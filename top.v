==> flow/design.v <==
module my_mult #(parameter N=8)(
	input [N-1:0]a,
	input [N-1:0]b,
	output [2*N-1:0]y
	);
wire [N-1:0]rt[N-2:0];
assign {rt[0],y[0]} = { N-1 + 1{b[0]}} & a;
genvar i;
generate
	for (i=1;i<N-1;i=i+1) begin
		assign {rt[i],y[i]} = rt[i-1] + ( { N-1 + 1{b[0]}} & a);
	end
	endgenerate
assign y[15:7] = rt[6] + ({N-1 +1{b[N-1]}} & a);
endmodule
module ksa16(
    input  [15:0] a,
    input  [15:0] b,
    output [16:0] sum
);
    wire [15:0] g, p;   
    wire [15:0] c;      
    assign g = a & b;
    assign p = a ^ b;
    assign c[0]  = g[0];
    assign c[1]  = g[1] | (p[1] & g[0]);
    assign c[2]  = g[2] | (p[2] & g[1]) | (p[2] & p[1] & g[0]);
    assign c[3]  = g[3] | (p[3] & g[2]) | (p[3] & p[2] & g[1]) | (p[3] & p[2] & p[1] & g[0]);
    assign c[4]  = g[4] | (p[4] & g[3]) | (p[4] & p[3] & g[2]) | (p[4] & p[3] & p[2] & g[1]) | (p[4] & p[3] & p[2] & p[1] & g[0]);
    assign c[5]  = g[5] | (p[5] & g[4]) | (p[5] & p[4] & g[3]) | (p[5] & p[4] & p[3] & g[2]) | (p[5] & p[4] & p[3] & p[2] & g[1]) | (p[5] & p[4] & p[3] & p[2] & p[1] & g[0]);
    assign c[6]  = g[6] | (p[6] & g[5]) | (p[6] & p[5] & g[4]) | (p[6] & p[5] & p[4] & g[3]) | (p[6] & p[5] & p[4] & p[3] & g[2]) | (p[6] & p[5] & p[4] & p[3] & p[2] & g[1]) | (p[6] & p[5] & p[4] & p[3] & p[2] & p[1] & g[0]);
    assign c[7]  = g[7] | (p[7] & g[6]) | (p[7] & p[6] & g[5]) | (p[7] & p[6] & p[5] & g[4]) | (p[7] & p[6] & p[5] & p[4] & g[3]) | (p[7] & p[6] & p[5] & p[4] & p[3] & g[2]) | (p[7] & p[6] & p[5] & p[4] & p[3] & p[2] & g[1]) | (p[7] & p[6] & p[5] & p[4] & p[3] & p[2] & p[1] & g[0]);
    assign c[8]  = g[8] | (p[8] & g[7]) | (p[8] & p[7] & g[6]) | (p[8] & p[7] & p[6] & g[5]) | (p[8] & p[7] & p[6] & p[5] & g[4]) | (p[8] & p[7] & p[6] & p[5] & p[4] & g[3]) | (p[8] & p[7] & p[6] & p[5] & p[4] & p[3] & g[2]) | (p[8] & p[7] & p[6] & p[5] & p[4] & p[3] & p[2] & g[1]) | (p[8] & p[7] & p[6] & p[5] & p[4] & p[3] & p[2] & p[1] & g[0]);
    assign c[9]  = g[9] | (p[9] & g[8]) | (p[9] & p[8] & g[7]) | (p[9] & p[8] & p[7] & g[6]) | (p[9] & p[8] & p[7] & p[6] & g[5]) | (p[9] & p[8] & p[7] & p[6] & p[5] & g[4]) | (p[9] & p[8] & p[7] & p[6] & p[5] & p[4] & g[3]) | (p[9] & p[8] & p[7] & p[6] & p[5] & p[4] & p[3] & g[2]) | (p[9] & p[8] & p[7] & p[6] & p[5] & p[4] & p[3] & p[2] & g[1]) | (p[9] & p[8] & p[7] & p[6] & p[5] & p[4] & p[3] & p[2] & p[1] & g[0]);
    assign c[10] = g[10] | (p[10] & g[9]) | (p[10] & p[9] & g[8]) | (p[10] & p[9] & p[8] & g[7]) | (p[10] & p[9] & p[8] & p[7] & g[6]) | (p[10] & p[9] & p[8] & p[7] & p[6] & g[5]) | (p[10] & p[9] & p[8] & p[7] & p[6] & p[5] & g[4]) | (p[10] & p[9] & p[8] & p[7] & p[6] & p[5] & p[4] & g[3]) | (p[10] & p[9] & p[8] & p[7] & p[6] & p[5] & p[4] & p[3] & g[2]) | (p[10] & p[9] & p[8] & p[7] & p[6] & p[5] & p[4] & p[3] & p[2] & g[1]) | (p[10] & p[9] & p[8] & p[7] & p[6] & p[5] & p[4] & p[3] & p[2] & p[1] & g[0]);
    assign c[11] = g[11] | (p[11] & g[10]) | (p[11] & p[10] & g[9]) | (p[11] & p[10] & p[9] & g[8]) | (p[11] & p[10] & p[9] & p[8] & g[7]) | (p[11] & p[10] & p[9] & p[8] & p[7] & g[6]) | (p[11] & p[10] & p[9] & p[8] & p[7] & p[6] & g[5]) | (p[11] & p[10] & p[9] & p[8] & p[7] & p[6] & p[5] & g[4]) | (p[11] & p[10] & p[9] & p[8] & p[7] & p[6] & p[5] & p[4] & g[3]) | (p[11] & p[10] & p[9] & p[8] & p[7] & p[6] & p[5] & p[4] & p[3] & g[2]) | (p[11] & p[10] & p[9] & p[8] & p[7] & p[6] & p[5] & p[4] & p[3] & p[2] & g[1]) | (p[11] & p[10] & p[9] & p[8] & p[7] & p[6] & p[5] & p[4] & p[3] & p[2] & p[1] & g[0]);
    assign c[12] = g[12] | (p[12]&g[11]) | (p[12]&p[11]&g[10]) | (p[12]&p[11]&p[10]&g[9]) | (p[12]&p[11]&p[10]&p[9]&g[8]) | (p[12]&p[11]&p[10]&p[9]&p[8]&g[7]) | (p[12]&p[11]&p[10]&p[9]&p[8]&p[7]&g[6]) | (p[12]&p[11]&p[10]&p[9]&p[8]&p[7]&p[6]&g[5]) | (p[12]&p[11]&p[10]&p[9]&p[8]&p[7]&p[6]&p[5]&g[4]) | (p[12]&p[11]&p[10]&p[9]&p[8]&p[7]&p[6]&p[5]&p[4]&g[3]) | (p[12]&p[11]&p[10]&p[9]&p[8]&p[7]&p[6]&p[5]&p[4]&p[3]&g[2]) | (p[12]&p[11]&p[10]&p[9]&p[8]&p[7]&p[6]&p[5]&p[4]&p[3]&p[2]&g[1]) | (p[12]&p[11]&p[10]&p[9]&p[8]&p[7]&p[6]&p[5]&p[4]&p[3]&p[2]&p[1]&g[0]);
    assign c[13] = g[13] | (p[13]&g[12]) | (p[13]&p[12]&g[11]) | (p[13]&p[12]&p[11]&g[10]) | (p[13]&p[12]&p[11]&p[10]&g[9]) | (p[13]&p[12]&p[11]&p[10]&p[9]&g[8]) | (p[13]&p[12]&p[11]&p[10]&p[9]&p[8]&g[7]) | (p[13]&p[12]&p[11]&p[10]&p[9]&p[8]&p[7]&g[6]) | (p[13]&p[12]&p[11]&p[10]&p[9]&p[8]&p[7]&p[6]&g[5]) | (p[13]&p[12]&p[11]&p[10]&p[9]&p[8]&p[7]&p[6]&p[5]&g[4]) | (p[13]&p[12]&p[11]&p[10]&p[9]&p[8]&p[7]&p[6]&p[5]&p[4]&g[3]) | (p[13]&p[12]&p[11]&p[10]&p[9]&p[8]&p[7]&p[6]&p[5]&p[4]&p[3]&g[2]) | (p[13]&p[12]&p[11]&p[10]&p[9]&p[8]&p[7]&p[6]&p[5]&p[4]&p[3]&p[2]&g[1]) | (p[13]&p[12]&p[11]&p[10]&p[9]&p[8]&p[7]&p[6]&p[5]&p[4]&p[3]&p[2]&p[1]&g[0]);
    assign c[14] = g[14] | (p[14]&g[13]) | (p[14]&p[13]&g[12]) | (p[14]&p[13]&p[12]&g[11]) | (p[14]&p[13]&p[12]&p[11]&g[10]) | (p[14]&p[13]&p[12]&p[11]&p[10]&g[9]) | (p[14]&p[13]&p[12]&p[11]&p[10]&p[9]&g[8]) | (p[14]&p[13]&p[12]&p[11]&p[10]&p[9]&p[8]&g[7]) | (p[14]&p[13]&p[12]&p[11]&p[10]&p[9]&p[8]&p[7]&g[6]) | (p[14]&p[13]&p[12]&p[11]&p[10]&p[9]&p[8]&p[7]&p[6]&g[5]) | (p[14]&p[13]&p[12]&p[11]&p[10]&p[9]&p[8]&p[7]&p[6]&p[5]&g[4]) | (p[14]&p[13]&p[12]&p[11]&p[10]&p[9]&p[8]&p[7]&p[6]&p[5]&p[4]&g[3]) | (p[14]&p[13]&p[12]&p[11]&p[10]&p[9]&p[8]&p[7]&p[6]&p[5]&p[4]&p[3]&g[2]) | (p[14]&p[13]&p[12]&p[11]&p[10]&p[9]&p[8]&p[7]&p[6]&p[5]&p[4]&p[3]&p[2]&g[1]) | (p[14]&p[13]&p[12]&p[11]&p[10]&p[9]&p[8]&p[7]&p[6]&p[5]&p[4]&p[3]&p[2]&p[1]&g[0]);
    assign c[15] = g[15] | (p[15]&g[14]) | (p[15]&p[14]&g[13]) | (p[15]&p[14]&p[13]&g[12]) | (p[15]&p[14]&p[13]&p[12]&g[11]) | (p[15]&p[14]&p[13]&p[12]&p[11]&g[10]) | (p[15]&p[14]&p[13]&p[12]&p[11]&p[10]&g[9]) | (p[15]&p[14]&p[13]&p[12]&p[11]&p[10]&p[9]&g[8]) | (p[15]&p[14]&p[13]&p[12]&p[11]&p[10]&p[9]&p[8]&g[7]) | (p[15]&p[14]&p[13]&p[12]&p[11]&p[10]&p[9]&p[8]&p[7]&g[6]) | (p[15]&p[14]&p[13]&p[12]&p[11]&p[10]&p[9]&p[8]&p[7]&p[6]&g[5]) | (p[15]&p[14]&p[13]&p[12]&p[11]&p[10]&p[9]&p[8]&p[7]&p[6]&p[5]&g[4]) | (p[15]&p[14]&p[13]&p[12]&p[11]&p[10]&p[9]&p[8]&p[7]&p[6]&p[5]&p[4]&g[3]) | (p[15]&p[14]&p[13]&p[12]&p[11]&p[10]&p[9]&p[8]&p[7]&p[6]&p[5]&p[4]&p[3]&g[2]) | (p[15]&p[14]&p[13]&p[12]&p[11]&p[10]&p[9]&p[8]&p[7]&p[6]&p[5]&p[4]&p[3]&p[2]&g[1]) | (p[15]&p[14]&p[13]&p[12]&p[11]&p[10]&p[9]&p[8]&p[7]&p[6]&p[5]&p[4]&p[3]&p[2]&p[1]&g[0]);
    assign sum[0]  = p[0];
    assign sum[1]  = p[1]  ^ c[0];
    assign sum[2]  = p[2]  ^ c[1];
    assign sum[3]  = p[3]  ^ c[2];
    assign sum[4]  = p[4]  ^ c[3];
    assign sum[5]  = p[5]  ^ c[4];
    assign sum[6]  = p[6]  ^ c[5];
    assign sum[7]  = p[7]  ^ c[6];
    assign sum[8]  = p[8]  ^ c[7];
    assign sum[9]  = p[9]  ^ c[8];
    assign sum[10] = p[10] ^ c[9];
    assign sum[11] = p[11] ^ c[10];
    assign sum[12] = p[12] ^ c[11];
    assign sum[13] = p[13] ^ c[12];
    assign sum[14] = p[14] ^ c[13];
    assign sum[15] = p[15] ^ c[14];
    assign sum[16] = c[15];   
endmodule
module top #(N=4) (
	input clk,
	input rst,
	input [N*8-1:0] a,
	input [N*8-1:0] b,
	output [N*17-1:0] y
	);
	reg [7:0] p [1:N];
	reg [7:0] q [1:N];
	always @(posedge clk or posedge rst) begin
		if(rst) begin		
			p[1]<=0;
			p[2]<=0;
			p[3]<=0;
			p[4]<=0;
			q[1]<=0;
			q[2]<=0;
			q[3]<=0;
			q[4]<=0;
		end
		else begin	 
			p[1]<= a[7:0];
			p[2]<= a[15:8];
			p[3]<= a[23:16];
			p[4]<= a[31:24];
			q[1]<= b[7:0];
			q[2]<= b[15:8];
			q[3]<= b[23:16];
			q[4]<= b[31:24];
	end
	end
	wire [15:0] x [1:2*N];
	wire [16:0] z [1:N];
	my_mult mut_inst1(p[1],q[1],x[1]);
	my_mult mut_inst2(p[2],q[3],x[2]);
	my_mult mut_inst3(p[1],q[2],x[3]);
	my_mult mut_inst4(p[2],q[4],x[4]);
	my_mult mut_inst5(p[3],q[1],x[5]);
	my_mult mut_inst6(p[4],q[3],x[6]);
	my_mult mut_inst7(p[3],q[2],x[7]);
	my_mult mut_inst8(p[4],q[4],x[8]);
	(*dont_touch ="true" *)ksa16 ksa_i1(x[1],x[2],z[1]);
	(*dont_touch ="true" *)ksa16 ksa_i2(x[3],x[4],z[2]);
	(*dont_touch ="true" *)ksa16 ksa_i3(x[5],x[6],z[3]);
	(*dont_touch ="true" *)ksa16 ksa_i4(x[7],x[8],z[4]);
	assign y[16:0]=z[1];
	assign y[33:17]=z[2];
	assign y[50:34]=z[3];
	assign y[67:51]=z[4];
	endmodule
Step by step through the tools: top:

What the tools print for top, step after step.
Line numbers count from 1 in the design file above.
Library cell names are shortened.
The mark n/a stands for no value.

* design top: top
* clock input: clk
* standard-cell library: sky130hd
* library corner: tt_025C_1v80

Elaborated design:

Yosys after proc, flatten, opt, wreduce and memory -nomap, before mapping. Enables and synchronous resets that opt folds into registers are not counted as muxes. Print and check cells are not counted. Equal cells are merged and count once.

* bits in registers: 64
* latch bits: 0
* RAM bits: 0
* bits in read-only memories: 0
* clocked read ports x word width: 0
* memories: 0
* input port bits: 66
* output and inout port bits: 68
* elaborated cells: 1528

* add/sub/neg operators: 56
* $mul: 0
* divide/modulo/power cells: 0
* $lt $le $gt $ge: 0
* equality and inequality tests: 0
* shift operators: 0
* muxes and demuxes: 0
* bitwise logic cells: 1464
* reduce/logical cells: 0

Operators with widths (count)
* AND 1 bit: 900
* adder 8 x 9 -> 9 bit: 56
* bitwise OR 1 bit: 480
* AND 8 bit: 16
* AND 16 bit: 4
* XOR 16 bit: 4
* XOR 1 bit: 60

Longest topological paths:

Longest topological path by Yosys (ltp), each cell counted once; first at word level (registers and memories cut), then after technology mapping (sequential cells cut; the memories' decode and read muxes count).

* depth in word-level cells: 25
* ABC_AREA: 0
* gate-level depth with buffers: 52
* depth with buffers taken out: 46

Mapped cells and area:

Source: synth_stat.txt of the flow (Yosys; design flattened, memories mapped). It holds for the ABC_AREA given above (unset counts as 0); a run with the other value may have another netlist.
The area totals of this step are shown rounded.

Cells by type
* ha_1: count 384, area in all 4.8E+03 um^2
* xnor2_1: count 336, area in all 2.94E+03 um^2
* a21o_1: count 191, area in all 1.43E+03 um^2
* a21oi_1: count 275, area in all 1376.32 um^2
* xor2_1: count 155, area in all 1.36E+03 um^2
* inv_1: count 302, area in all 1.13E+03 um^2
* fa_1: count 52, area in all 1.04E+03 um^2
* dfrtp_1: count 40, area in all 1000.96 um^2
* nand2_1: count 238, area in all 893.357 um^2
* o21ai_0: count 146, area in all 730.701 um^2
* and2_1: count 112, area in all 700.672 um^2
* nor2_1: count 172, area in all 645.619 um^2
* mux2i_1: count 54, area in all 540.518 um^2
* o21bai_1: count 57, area in all 427.91 um^2
* nand3_1: count 75, area in all 375.36 um^2
* xnor3_1: count 16, area in all 360.346 um^2
* nand2b_1: count 56, area in all 350.336 um^2
* clkbuf_1: count 91, area in all 341.578 um^2

Not listed: further types 98, cells in them 917.

* cell count: 3669
* cell area after synthesis: 27000 um^2
* flip-flop cells: 40

The figures by module come from a second, unflattened synthesis with its own total; it is not the netlist above.

* cells (unflattened synthesis): 3229
* area total of the unflattened synthesis: 25000 um^2

Each row is one instance without its submodules.

Modules
* my_mult: instances 8, cells 357, area 2600 um^2, sequential area 0.0 um^2
* ksa16: instances 4, cells 77, area 650 um^2, sequential area 0.0 um^2
* top: instances 1, cells 65, area 1600 um^2, sequential area 1600 um^2

Path before layout:

Path of least setup slack by OpenSTA after synthesis, without wires, with an ideal clock, recovery checks aside; 20% of the period is set as input and as output delay. Where synthesis merged equal registers, the netlist keeps one of their names.

* path kind: register to output
* from: reg q[3][0]
* to: out y[49]
* period: 27.6 ns
* data arrival time: 10.310 ns
* data required time: 22.080 ns
* setup slack: 11.770 ns
* path delay: 10.310 ns
* driving pins on the path: 47
* buffers on the path: 7
* synthesis period reached: 15.83 ns

"path delay" = arrival - input delay + setup time.
A path that ends at an output port has no setup time.
"driving pins on the path": output pins that drive a net of the path, with the launching flip-flop's if there is one; two outputs of one cell count as two.
"synthesis period reached" = period - worst setup slack (recovery checks aside). The figure is calculated, with input and output delays left at 20% of the set period.
The rows between start and end are the longest chain of elaborated cells between them; the timing report does not say that the signal goes this way. Where chains are equally long, one stands for them.
A line is the first line of the expression or statement that the cell stems from. Yosys adds cells for indexed reads and writes and turns some case tables into memories.

* path through: dfrtp_1 -> buf_2 -> buf_2 -> buf_2 -> buf_2 -> clkbuf_1 -> clkbuf_1 -> nand2_1 -> inv_1 -> ha_1 -> ha_1 -> nor2_1 -> o22a_1 -> o22ai_1 -> a21oi_1 -> fa_1 -> xor2_1 -> ha_1 -> [... 11 more ...] -> xnor2_1 -> ha_1 -> clkbuf_1 -> nor3_1 -> a31o_2 -> nor4_2 -> o21ai_0 -> a21o_1 -> maj3_1 -> maj3_1 -> a21oi_1 -> xnor2_1 -> ha_1 -> xnor2_1 -> ha_1 -> a21o_1 -> a21oi_1 -> xnor2_1
* cells in the longest elaborated chain: 25
* elaborated cells on any way between the ends: 52
* classes of those cells: add/sub (7); logic (45)

RTL lines, path post-synthesis
* from (decl): RTL line 67 `reg [7:0] q [1:N];`
* from (assign): RTL line 76 `q[3]<=0;`
* from (assign): RTL line 86 `q[3]<= b[23:16];`
* AND 8 bit: RTL line 11 `assign {rt[i],y[i]} = rt[i-1] + ( { N-1 + 1{b[0]}} & a);`
* adder 8 x 9 -> 9 bit x6: RTL line 11
* adder 8 x 9 -> 9 bit: RTL line 14 `assign y[15:7] = rt[6] + ({N-1 +1{b[N-1]}} & a);`
* XOR 16 bit: RTL line 24 `assign p = a ^ b;`
* AND 1 bit: RTL line 39 `assign c[14] = g[14] | (p[14]&g[13]) | (p[14]&p[13]&g[12]) | (p[14]&p[13]&p[12]&g[11]) | (p[14]&p[13]&p[12]&p[ ...`
* bitwise OR 1 bit x14: RTL line 39
* XOR 1 bit: RTL line 56 `assign sum[15] = p[15] ^ c[14];`
* to (decl): RTL line 64 `output [N*17-1:0] y`

Worst path after layout:

From the final timing report of run A: the path of least setup slack in the routed layout; clock arrival at registers is part of the times.

* path kind: register to output
* from: reg q[2][0]
* to: out y[32]
* period: 13.2 ns
* data arrival time: 10.19 ns
* data required time: 10.56 ns
* setup slack: 0.37 ns
* driving pins on the path: 43
* buffers on the path: 1

The rows between start and end are the longest chain of elaborated cells between them; the timing report does not say that the signal goes this way. Where chains are equally long, one stands for them.

* path through: dfrtp_2 -> nand2_2 -> inv_1 -> ha_2 -> ha_2 -> nor2_1 -> o22a_1 -> o22ai_1 -> a21oi_2 -> fa_2 -> xor2_2 -> inv_1 -> fa_1 -> xnor2_1 -> xor2_1 -> ha_1 -> a31oi_2 -> a22oi_1 -> [... 7 more ...] -> a21o_1 -> nor2_1 -> o211ai_1 -> a21oi_1 -> a311oi_2 -> a22o_1 -> a32o_1 -> or2_1 -> xnor2_2 -> ha_1 -> a21oi_1 -> xnor2_1 -> ha_1 -> a21o_1 -> a21o_1 -> a21oi_1 -> xnor2_1 -> clkdlybuf4s50_1
* cells in the longest elaborated chain: 25
* elaborated cells on any way between the ends: 52
* classes of those cells: add/sub (7); logic (45)

RTL lines, path post-layout
* from (decl): RTL line 67 `reg [7:0] q [1:N];`
* from (assign): RTL line 75 `q[2]<=0;`
* from (assign): RTL line 85 `q[2]<= b[15:8];`
* AND 8 bit: RTL line 11 `assign {rt[i],y[i]} = rt[i-1] + ( { N-1 + 1{b[0]}} & a);`
* adder 8 x 9 -> 9 bit x6: RTL line 11
* adder 8 x 9 -> 9 bit: RTL line 14 `assign y[15:7] = rt[6] + ({N-1 +1{b[N-1]}} & a);`
* XOR 16 bit: RTL line 24 `assign p = a ^ b;`
* AND 1 bit: RTL line 39 `assign c[14] = g[14] | (p[14]&g[13]) | (p[14]&p[13]&g[12]) | (p[14]&p[13]&p[12]&g[11]) | (p[14]&p[13]&p[12]&p[ ...`
* bitwise OR 1 bit x14: RTL line 39
* XOR 1 bit: RTL line 56 `assign sum[15] = p[15] ^ c[14];`
* to (decl): RTL line 64 `output [N*17-1:0] y`

--- measured runs ---
Record of 2 stored runs of the RTL-to-layout flow on top, platform sky130hd. The runs are unordered. Constraints: input delay and output delay 20% of the set period each, output load 0.01 pF.
"clock period reached" is the run's clock period less its worst setup slack. It is reckoned from that one timing run; input and output delays stay at 20% of the period that was set.
"critical path time" is the time allowed to the run's worst setup path (the clock period less input and output delay, where it has them) less its slack. Clock arrival times count: a late capture clock shortens it, a late launch clock lengthens it.
The measured numbers are rounded.

### Run A

Settings: `period_ns=13.2`, `CORE_UTILIZATION=18`, `SETUP_SLACK_MARGIN=0.03`, `CELL_PAD_IN_SITES_GLOBAL_PLACEMENT=1`, `CELL_PAD_IN_SITES_DETAIL_PLACEMENT=1`, `TNS_END_PERCENT=15`, `GPL_ROUTABILITY_DRIVEN=0`, `MIN_ROUTING_LAYER=met1`, `CAP_MARGIN=20`, `CORE_MARGIN=2`, `SLEW_MARGIN=20`

- Standard-cell area after layout: 32000 um^2
- Clock period reached: 12.829 ns
- Post-route utilization: 21%
- Critical path time: 10.19 ns
- Critical path type: register to output
- Final worst hold slack: 2.7 ns
- Synthesized cell area: 27000 um^2
- Worst setup slack after layout: 0.37 ns
- Sum of negative setup slack: 0.000 ns
- Overall die area: 160000 um^2

### Run B

Settings: `period_ns=10.4`, `CORE_UTILIZATION=31`, `PLACE_DENSITY=0.8`, `CELL_PAD_IN_SITES_DETAIL_PLACEMENT=0`, `GPL_TIMING_DRIVEN=1`, `GPL_ROUTABILITY_DRIVEN=1`, `CTS_CLUSTER_SIZE=84`, `CTS_CLUSTER_DIAMETER=89`, `CAP_MARGIN=35`, `CORE_MARGIN=2`, `SLEW_MARGIN=20`

- Standard-cell area after layout: 42000 um^2
- Clock period reached: 12.007 ns
- Post-route utilization: 47%
- Critical path time: 9.93 ns
- Critical path type: register to output
- Final worst hold slack: 2.1 ns
- Synthesized cell area: 27000 um^2
- Worst setup slack after layout: -1.6 ns
- Sum of negative setup slack: -22 ns
- Overall die area: 91000 um^2
--- end ---
